==> flow/design.v <==
module print(
	input clk,
	input[3:0]a,
	input[3:0]b,
	input[3:0]c,
	input[3:0]d,
	input sa,
	input sb,
	input sc,
	input sd,
	output reg[6:0]a_to_g,
	output reg[3:0]en);
	reg[31:0]ccnt;
	reg[3:0]num;
	always@(posedge clk)
	begin
		ccnt=ccnt+1;
		if(ccnt[16:13]==0)
		begin
			num=a;
			en=4'b0111;
		end
		if(ccnt[16:13]==1)
		begin
			num=b;
			en=4'b1011;
		end
		if(ccnt[16:13]==2)
		begin
			num=c;
			en=4'b1101;
		end
		if(ccnt[16:13]==3)
		begin
			num=d;
			en=4'b1110;
		end
		case(num)
			0:a_to_g=7'b0000001;
			1:a_to_g=7'b1001111;
			2:a_to_g=7'b0010010;
			3:a_to_g=7'b0000110;
			4:a_to_g=7'b1001100;
			5:a_to_g=7'b0100100;
			6:a_to_g=7'b0100000;
			7:a_to_g=7'b0001111;
			8:a_to_g=7'b0000000;
			9:a_to_g=7'b0000100;
			'hA: a_to_g=7'b0001000;
			'hB: a_to_g=7'b1100000;
			'hC: a_to_g=7'b0110001;
			'hD: a_to_g=7'b1000010;
			'hE: a_to_g=7'b0110000;
			'hF: a_to_g=7'b0111000;
		endcase
	end
endmodule
=== Reports on print ===
What the tools print for print, step after step.
Lines are those of the file above, counted from 1.
A cell with - has no value.

* Top: print
* Clock port: clk
* Library: sky130hd
* Library corner: tt_025C_1v80

=== Elaborated design ===
Source: Yosys, flattened and elaborated, memories not mapped. Widths are those after wreduce. Print and check cells do not count. Equal cells are merged and count once.
Yosys's memory passes give these memory sizes; they may raise the number of words (mostly to a power of two), join words into wider ones and drop unused or constant bits.

* Bits in registers: 40
* Bits in latches: 0
* Bits in writable memories: 0
* Bits in read-only memories: 112
* Word width x clocked read ports: 7
* Memory cells: 1
* Bits of input ports: 21
* Output and inout bits: 11
* Elaborated cells: 22

{| class="wikitable"
|+ Memories
! name !! depth !! bits a word !! rd ports !! write ports !! RTL line !! text
|-
| (name not given) || 16 || 7 || 1 || 0 || 38 || <nowiki>case(num)</nowiki>
|}

* Add/subtract/negate cells: 1
* Multipliers: 0
* Divide/modulo/power cells: 0
* Magnitude comparators: 0
* Equal/unequal tests: 3
* Shifts and indexed selects: 0
* Mux-type cells: 7
* Bitwise logic cells: 0
* Reductions and logical operators: 5

{| class="wikitable"
|+ Operators by type and width
! cell !! number
|-
| 32-bit by 1-bit adder with 32-bit output with constant B || 1
|-
| 4-bit 2-to-1 mux || 4
|-
| 4-bit by 2-bit equality test with 1-bit output with constant B || 2
|-
| 3-bit 2-to-1 mux || 2
|-
| 4-bit by 1-bit equality test with 1-bit output with constant B || 1
|-
| 4-bit logical NOT || 1
|-
| 3-bit nonzero test || 1
|-
| 3-bit OR reduction || 1
|-
| 2-bit nonzero test || 1
|-
| 2-bit OR reduction || 1
|-
| 2-bit 2-to-1 mux || 1
|}

=== Logic depth ===
Longest topological path by Yosys (ltp), each cell counted once; first at word level (registers and memories cut), then after technology mapping (sequential cells cut; the memories' decode and read muxes count).

* Depth after elaboration: 6
* ABC_AREA: 0
* Gate-level depth with buffers: 12
* Depth with buffers taken out: 12

=== Synthesis result ===
Source: synth_stat.txt of the flow (Yosys; design flattened, memories mapped). It holds for the ABC_AREA given above (unset counts as 0); a run with the other value may have another netlist.
The area totals of this step are shown rounded.

{| class="wikitable"
|+ Cell types
! cell type !! number !! area in all (um2)
|-
| sky130_fd_sc_hd__dfxtp_1 || 32 || 640.614
|-
| sky130_fd_sc_hd__ha_1 || 7 || 87.584
|-
| sky130_fd_sc_hd__nand2b_1 || 13 || 81.328
|-
| sky130_fd_sc_hd__xnor2_1 || 9 || 78.826
|-
| sky130_fd_sc_hd__xor2_1 || 7 || 61.309
|-
| sky130_fd_sc_hd__a21oi_1 || 12 || 60.058
|-
| sky130_fd_sc_hd__nand2_1 || 16 || 60.058
|-
| sky130_fd_sc_hd__mux2i_1 || 5 || 50.048
|-
| sky130_fd_sc_hd__nand3_1 || 8 || 40.038
|-
| sky130_fd_sc_hd__nor3_1 || 8 || 40.038
|-
| sky130_fd_sc_hd__and3_1 || 6 || 37.536
|-
| sky130_fd_sc_hd__inv_1 || 10 || 37.536
|-
| sky130_fd_sc_hd__nand4_1 || 6 || 37.536
|-
| sky130_fd_sc_hd__nor2_1 || 8 || 30.029
|-
| sky130_fd_sc_hd__a31oi_1 || 4 || 25.024
|-
| sky130_fd_sc_hd__mux4_2 || 1 || 22.522
|-
| sky130_fd_sc_hd__nor3b_1 || 3 || 22.522
|-
| sky130_fd_sc_hd__or4_1 || 3 || 22.522
|}

Other cell types: 24; their cells: 29.

* Mapped cells: 187
* Mapped area: 0.00165 mm2
* Area of sequential cells: 0.000641 mm2
* Flip-flop cells: 32
* Buffers: 8

=== Path before layout ===
Source: OpenSTA report_checks on the synthesized netlist (no wires, ideal clock, input and output delay 20% of the period each), path of least setup slack; recovery checks are left aside. Register names are those of the netlist, which keeps one name where synthesis merged equal registers.

* Path kind: reg2reg
* Start point: register ccnt[0]
* End point: register a_to_g[3]
* Period: 3,910 ps
* Setup time: 72 ps
* Launch time at the first pin: 0 ps
* Data arrival time: 3,113 ps
* Required time: 3,838 ps
* Path slack: 726 ps
* Delay of the path: 3,185 ps
* Driving pins on the path: 12
* Buffers on the path: 1
* Period reached after synthesis: 3,184 ps

"delay of the path" = arrival - input delay + setup time.
"driving pins on the path": output pins that drive a net of the path, with the launching flip-flop's if there is one; two outputs of one cell count as two.
"period reached after synthesis" = period - worst setup slack (recovery checks aside). The figure is calculated, with input and output delays left at 20% of the set period.
Between the ends stands the longest chain of elaborated cells between them, by number of cells; it is not shown to be the way that was timed. Of several equally long chains one is given.
Each line given opens the expression or statement behind the cell; cells for indexed reads and writes are added by Yosys, which also makes memories of some case tables.
A register here has more assigning lines than the two given.

* Cell sequence: sky130_fd_sc_hd__dfxtp_1 -> sky130_fd_sc_hd__ha_1 -> sky130_fd_sc_hd__nand3_1 -> sky130_fd_sc_hd__or3_1 -> sky130_fd_sc_hd__or4_1 -> sky130_fd_sc_hd__buf_2 -> sky130_fd_sc_hd__and3_4 -> sky130_fd_sc_hd__o31ai_1 -> sky130_fd_sc_hd__inv_1 -> sky130_fd_sc_hd__ha_1 -> sky130_fd_sc_hd__mux2_2 -> sky130_fd_sc_hd__mux2i_1
* Length of the longest elaborated chain: 6
* Elaborated cells on any way between the ends: 9
* RTL lines with such cells: 5
* Those cells by class: add/sub: 1; eq/ne: 3; mux: 4; reduce/logical: 1

{| class="wikitable"
|+ Ends and longest elaborated chain, post-synthesis
! item !! RTL line !! text
|-
| start, declared || 13 || <nowiki>reg[31:0]ccnt;</nowiki>
|-
| start, assigned || 17 || <nowiki>ccnt=ccnt+1;</nowiki>
|-
| 32-bit by 1-bit adder with 32-bit output || 17 ||
|-
| 4-bit logical NOT || 18 || <nowiki>if(ccnt[16:13]==0)</nowiki>
|-
| 4-bit 2-to-1 mux || 18 ||
|-
| 4-bit 2-to-1 mux || 23 || <nowiki>if(ccnt[16:13]==1)</nowiki>
|-
| 4-bit 2-to-1 mux || 28 || <nowiki>if(ccnt[16:13]==2)</nowiki>
|-
| 4-bit 2-to-1 mux || 33 || <nowiki>if(ccnt[16:13]==3)</nowiki>
|-
| end, assigned || 39 || <nowiki>0:a_to_g=7'b0000001;</nowiki>
|-
| end, assigned || 40 || <nowiki>1:a_to_g=7'b1001111;</nowiki>
|-
| end, declared || 11 || <nowiki>output reg[6:0]a_to_g,</nowiki>
|}

=== Worst path after layout ===
From the final timing report of run A: the path of least setup slack in the routed layout; clock arrival at registers is part of the times.
The report prints the path's times to 10 ps; the period is as set.

* Path kind: reg2reg
* Start point: register ccnt[1]
* End point: register a_to_g[1]
* Period: 2,430 ps
* Setup time: 110 ps
* Launch time at the first pin: 270 ps
* Data arrival time: 2,830 ps
* Required time: 2,600 ps
* Path slack: -230 ps
* Driving pins on the path: 14
* Buffers on the path: 2

Between the ends stands the longest chain of elaborated cells between them, by number of cells; it is not shown to be the way that was timed. Of several equally long chains one is given.
A register here has more assigning lines than the two given.

* Cell sequence: sky130_fd_sc_hd__dfxtp_4 -> sky130_fd_sc_hd__buf_6 -> sky130_fd_sc_hd__nand3_4 -> sky130_fd_sc_hd__nor4_4 -> sky130_fd_sc_hd__xnor2_2 -> sky130_fd_sc_hd__inv_2 -> sky130_fd_sc_hd__mux4_2 -> sky130_fd_sc_hd__mux2i_4 -> sky130_fd_sc_hd__buf_6 -> sky130_fd_sc_hd__inv_6 -> sky130_fd_sc_hd__ha_4 -> sky130_fd_sc_hd__inv_2 -> sky130_fd_sc_hd__mux2i_1 -> sky130_fd_sc_hd__a22o_1
* Length of the longest elaborated chain: 6
* Elaborated cells on any way between the ends: 9
* RTL lines with such cells: 5
* Those cells by class: add/sub: 1; eq/ne: 3; mux: 4; reduce/logical: 1

{| class="wikitable"
|+ Ends and longest elaborated chain, post-layout
! item !! RTL line !! text
|-
| start, declared || 13 || <nowiki>reg[31:0]ccnt;</nowiki>
|-
| start, assigned || 17 || <nowiki>ccnt=ccnt+1;</nowiki>
|-
| 32-bit by 1-bit adder with 32-bit output || 17 ||
|-
| 4-bit logical NOT || 18 || <nowiki>if(ccnt[16:13]==0)</nowiki>
|-
| 4-bit 2-to-1 mux || 18 ||
|-
| 4-bit 2-to-1 mux || 23 || <nowiki>if(ccnt[16:13]==1)</nowiki>
|-
| 4-bit 2-to-1 mux || 28 || <nowiki>if(ccnt[16:13]==2)</nowiki>
|-
| 4-bit 2-to-1 mux || 33 || <nowiki>if(ccnt[16:13]==3)</nowiki>
|-
| end, assigned || 39 || <nowiki>0:a_to_g=7'b0000001;</nowiki>
|-
| end, assigned || 40 || <nowiki>1:a_to_g=7'b1001111;</nowiki>
|-
| end, declared || 11 || <nowiki>output reg[6:0]a_to_g,</nowiki>
|}

==> runs of print <==
Flow measurements of print on sky130hd: 2 stored runs with different settings, listed in no order. Input and output delays are each 20% of the period that was set; the output load is 0.01 pF.
"achieved clock period" = clock period - worst setup slack. The figure is calculated, with input and output delays left at 20% of the set period.
By "power" is meant OpenSTA's value without simulated activity: inputs other than the clock are taken to toggle once in ten clock periods, and the tool carries that through the logic.
The measured numbers are rounded.

Run A
==> flow/run.sh <==
#!/bin/bash
# the make line also repeats the synthesis and layout settings of config.mk as NAME=value (left out here)
make -C /OpenROAD-flow-scripts/flow DESIGN_CONFIG=/design/flow/config.mk WORK_HOME=/design/flow/orfs CLKGATE_MAP_FILE= finish
==> flow/config.mk <==
export PLATFORM = sky130hd
export DESIGN_NAME = print
export DESIGN_NICKNAME = print
export VERILOG_FILES = /design/flow/design.v
export SDC_FILE = /design/flow/constraint.sdc
export NUM_CORES = 4
export LEC_CHECK = 0
export CAP_MARGIN = 20
export CORE_MARGIN = 2
export CORE_UTILIZATION = 40
export SLEW_MARGIN = 20
==> flow/constraint.sdc <==
create_clock -name core_clock -period 2.43 [get_ports {clk}]
set_input_delay 0.4860 -clock core_clock [delete_from_list [all_inputs] [get_ports {clk}]]
set_output_delay 0.4860 -clock core_clock [all_outputs]
set_load 0.01 [all_outputs]

==> results of run A <==
chip area after synthesis (Yosys): 0.00165 mm2
die area: 0.00466 mm2
standard-cell area of the final layout: 0.00287 mm2
worst setup slack after layout: -234 ps
total negative slack: -1,250 ps
worst hold slack: 440 ps
power: 1,170 uW
achieved clock period: 2,664 ps

Run B
==> flow/run.sh <==
#!/bin/bash
# the make line also repeats the synthesis and layout settings of config.mk as NAME=value (left out here)
make -C /OpenROAD-flow-scripts/flow DESIGN_CONFIG=/design/flow/config.mk WORK_HOME=/design/flow/orfs CLKGATE_MAP_FILE= finish
==> flow/config.mk <==
export PLATFORM = sky130hd
export DESIGN_NAME = print
export DESIGN_NICKNAME = print
export VERILOG_FILES = /design/flow/design.v
export SDC_FILE = /design/flow/constraint.sdc
export NUM_CORES = 4
export LEC_CHECK = 0
export ABC_AREA = 0
export CAP_MARGIN = 20
export CORE_ASPECT_RATIO = 0.96
export CORE_MARGIN = 2
export CORE_UTILIZATION = 68
export CTS_CLUSTER_DIAMETER = 144
export GPL_ROUTABILITY_DRIVEN = 1
export SLEW_MARGIN = 20
export TNS_END_PERCENT = 75
==> flow/constraint.sdc <==
create_clock -name core_clock -period 3.67 [get_ports {clk}]
set_input_delay 0.7340 -clock core_clock [delete_from_list [all_inputs] [get_ports {clk}]]
set_output_delay 0.7340 -clock core_clock [all_outputs]
set_load 0.01 [all_outputs]

==> results of run B <==
chip area after synthesis (Yosys): 0.00165 mm2
die area: 0.00284 mm2
standard-cell area of the final layout: 0.00201 mm2
worst setup slack after layout: 282 ps
total negative slack: 0 ps
worst hold slack: 446 ps
power: 664 uW
achieved clock period: 3,388 ps
